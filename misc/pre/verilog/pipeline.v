==> flow/design.v <==
`timescale 1ns / 1ps
module pipeline(
    input [31:0] A1,
    input [31:0] A2,
    input [31:0] B1,
    input [31:0] B2,
    input clk,
    output reg [31:0] C = 0
    );
reg [31:0] p1, p2;
initial begin
	p1 <= 0;
	p2 <= 0;
end
always @(posedge clk) begin
	p1 <= $unsigned(A1) * $unsigned(B1);
	p2 <= $unsigned(A2) * $unsigned(B2);
	C <= $unsigned(p1) + $unsigned(p2);
end
endmodule
* Step by step through the tools: pipeline
Tool output for the design above, in the order of the flow.
Line numbers count from 1 in the design file above.
Cell names lack the library's common part.
The mark -- stands for no value.
- Design top :: pipeline
- Clock :: clk
- Cell library :: sky130hd
- Library corner :: tt_025C_1v80

* Elaborated design
Yosys after proc, flatten, opt, wreduce and memory -nomap, before mapping. Enables and synchronous resets that opt folds into registers are not counted as muxes. Memory bits, and registers merged into a memory's read port (data or address), are not among the register bits. Print and check cells are not counted. Equal cells are merged and count once.
- Elaborated cells :: 6
- Bits in registers :: 96
- Bits of input ports :: 129
- $add $sub $neg :: 1
- Multipliers :: 2
** Operator list (number)
- multiplier 32 x 32 -> 32 bit :: 2
- adder 32 bit :: 1

* Longest topological paths
Longest topological path by Yosys (ltp), each cell counted once; first at word level (registers and memories cut), then after technology mapping (sequential cells cut; the memories' decode and read muxes count).
- Depth in word-level cells :: 1
- ABC_AREA :: 0
- Depth in mapped cells :: 29
- Depth with buffers taken out :: 27

* After synthesis
Yosys stat after the flow's synthesis: flattened, memories mapped to cells. It holds for the ABC_AREA given above (unset counts as 0); a run with the other value may have another netlist.
- Flip-flop cells :: 96
- Sequential area :: 0.0019218 sq mm
- Standard cells after synthesis :: 3813
- Cell area after synthesis :: 0.0347145 sq mm
** Cell types (number)
- fa_1 :: 817
- ha_1 :: 277
- and2_1 :: 533
- inv_1 :: 821
- nand2_1 :: 559
- dfxtp_1 :: 96
- xnor2_1 :: 158
- clkbuf_1 :: 175
- a21oi_1 :: 69
- xor2_1 :: 39
- a21o_1 :: 36
- nor2_1 :: 53
- o21ai_0 :: 30
- o21a_1 :: 13
- nand3_1 :: 16
- nand2b_1 :: 9
- o211ai_1 :: 7
- o21bai_1 :: 7
Not listed: further types 45, cells in them 98.

* Timing after synthesis
Source: OpenSTA report_checks on the synthesized netlist (no wires, ideal clock, input and output delay 20% of the period each), path of least setup slack; recovery checks are left aside. Register names are those of the netlist, which keeps one name where synthesis merged equal registers.
- Kind :: in2reg
- Start :: input B2[3]
- End :: register p2[29]
- Period :: 12.7 ns
- External input delay :: 2.540 ns
- Path buffers :: 2
- Arrival time :: 8.811 ns
- Path slack :: 3.762 ns
- Stages :: 25
- Delay of the path :: 6.398 ns
- Synthesis period reached :: 8.938 ns
"delay of the path" is the arrival time less input delay plus setup time.
"stages" counts driving pins, that of a launching flip-flop among them; a cell with two outputs on the path counts twice.
"synthesis period reached" is the clock period less the worst setup slack; recovery checks do not enter. This is arithmetic on one report: input and output delays are still those of the set period (20% each).
The rows between start and end are the longest chain of elaborated cells between them; the timing report does not say that the signal goes this way. Where chains are equally long, one stands for them.
Each line given opens the expression or statement behind the cell; cells for indexed reads and writes are added by Yosys, which also makes memories of some case tables.
- Cell sequence :: clkbuf_1 -> clkbuf_1 -> and2_1 -> fa_1 -> inv_1 -> fa_1 -> fa_1 -> fa_1 -> inv_1 -> fa_1 -> inv_1 -> fa_1 -> inv_1 -> fa_1 -> fa_1 -> ha_1 -> a21oi_1 -> nor2b_1 -> o21ai_0 -> nand2_1 -> a21o_1 -> a21oi_1 -> o221ai_1 -> and3_1 -> or3b_1
- Length of the longest elaborated chain :: 1
- Elaborated cells on any way between the ends :: 1
- Classes of those cells :: mul (1)
** RTL lines, path post-synthesis
- from (decl) :: RTL line 6 : input [31:0] B2,
- multiplier 32 x 32 -> 32 bit :: RTL line 17 : p2 <= $unsigned(A2) * $unsigned(B2);
- to (assign) :: RTL line 17
- to (decl) :: RTL line 10 : reg [31:0] p1, p2;

* Path in the finished layout
From the final timing report of record 2: the path of least setup slack in the routed layout; clock arrival at registers is part of the times.
- Kind :: in2reg
- Start :: input B1[14]
- End :: register p1[30]
- Path slack :: 0.21 ns
- Path buffers :: 1
- External input delay :: 1.82 ns
- Period :: 9.09 ns
- Arrival time :: 9.10 ns
- Stages :: 18
The rows between start and end are the longest chain of elaborated cells between them; the timing report does not say that the signal goes this way. Where chains are equally long, one stands for them.
- Cell sequence :: clkdlybuf4s50_1 -> nand2_1 -> fa_1 -> inv_1 -> fa_1 -> fa_1 -> inv_1 -> fa_1 -> fa_1 -> inv_1 -> fa_1 -> fa_1 -> fa_1 -> ha_1 -> and3_1 -> and3b_1 -> a2111oi_0 -> o211ai_1
- Length of the longest elaborated chain :: 1
- Elaborated cells on any way between the ends :: 1
- Classes of those cells :: mul (1)
** RTL lines, path after layout
- from (decl) :: RTL line 5 : input [31:0] B1,
- multiplier 32 x 32 -> 32 bit :: RTL line 16 : p1 <= $unsigned(A1) * $unsigned(B1);
- to (assign) :: RTL line 16
- to (decl) :: RTL line 10 : reg [31:0] p1, p2;

Subject: pipeline on sky130hd, stored results

Hello all,

Flow measurements of pipeline on sky130hd: 2 stored runs with different settings, listed in no order. Input and output delays are each 20% of the period that was set; the output load is 0.01 pF.
"critical path time" = time allowed to the worst setup path (clock period - input delay - output delay, where it has them) - its slack; a late launch clock adds to it, a late capture clock takes from it.

* Record 1
** Files
==> flow/run.sh <==
#!/bin/bash
# the make line also repeats the synthesis and layout settings of config.mk as NAME=value (left out here)
make -C /OpenROAD-flow-scripts/flow DESIGN_CONFIG=/design/flow/config.mk WORK_HOME=/design/flow/orfs CLKGATE_MAP_FILE= finish
==> flow/config.mk <==
export PLATFORM = sky130hd
export DESIGN_NAME = pipeline
export DESIGN_NICKNAME = pipeline
export VERILOG_FILES = /design/flow/design.v
export SDC_FILE = /design/flow/constraint.sdc
export NUM_CORES = 4
export LEC_CHECK = 0
export ABC_AREA = 0
export CAP_MARGIN = 20
export CELL_PAD_IN_SITES_GLOBAL_PLACEMENT = 3
export CORE_MARGIN = 4
export CORE_UTILIZATION = 65
export CTS_CLUSTER_DIAMETER = 42
export CTS_CLUSTER_SIZE = 17
export MAX_ROUTING_LAYER = met5
export PLACE_DENSITY = 0.85
export SLEW_MARGIN = 10
export TNS_END_PERCENT = 10
==> flow/constraint.sdc <==
create_clock -name core_clock -period 5.74 [get_ports {clk}]
set_input_delay 1.1480 -clock core_clock [delete_from_list [all_inputs] [get_ports {clk}]]
set_output_delay 1.1480 -clock core_clock [all_outputs]
set_load 0.01 [all_outputs]
** Results
No final report: placement broke off with GPL-0301.

* Record 2
** Files
==> flow/run.sh <==
#!/bin/bash
# the make line also repeats the synthesis and layout settings of config.mk as NAME=value (left out here)
make -C /OpenROAD-flow-scripts/flow DESIGN_CONFIG=/design/flow/config.mk WORK_HOME=/design/flow/orfs CLKGATE_MAP_FILE= finish
==> flow/config.mk <==
export PLATFORM = sky130hd
export DESIGN_NAME = pipeline
export DESIGN_NICKNAME = pipeline
export VERILOG_FILES = /design/flow/design.v
export SDC_FILE = /design/flow/constraint.sdc
export NUM_CORES = 4
export LEC_CHECK = 0
export CAP_MARGIN = 20
export CELL_PAD_IN_SITES_DETAIL_PLACEMENT = 2
export CORE_ASPECT_RATIO = 0.7
export CORE_MARGIN = 2
export CORE_UTILIZATION = 41
export CTS_CLUSTER_SIZE = 80
export MAX_ROUTING_LAYER = met4
export PLACE_DENSITY_LB_ADDON = 0.0
export SLEW_MARGIN = 25
==> flow/constraint.sdc <==
create_clock -name core_clock -period 9.09 [get_ports {clk}]
set_input_delay 1.8180 -clock core_clock [delete_from_list [all_inputs] [get_ports {clk}]]
set_output_delay 1.8180 -clock core_clock [all_outputs]
set_load 0.01 [all_outputs]
** Results
- Netlist area reported by Yosys :: 0.0347145 sq mm
- Area of the die :: 0.0870504 sq mm
- Standard-cell area after routing :: 0.0395141 sq mm
- Utilization :: 47.0 %
- Worst slack on setup checks :: 0.212 ns
- Sum of negative setup slack :: 0.000 ns
- Final worst hold slack :: 0.455 ns
- Critical path time :: 7.06 ns
- Worst setup path type :: in2reg

Thanks
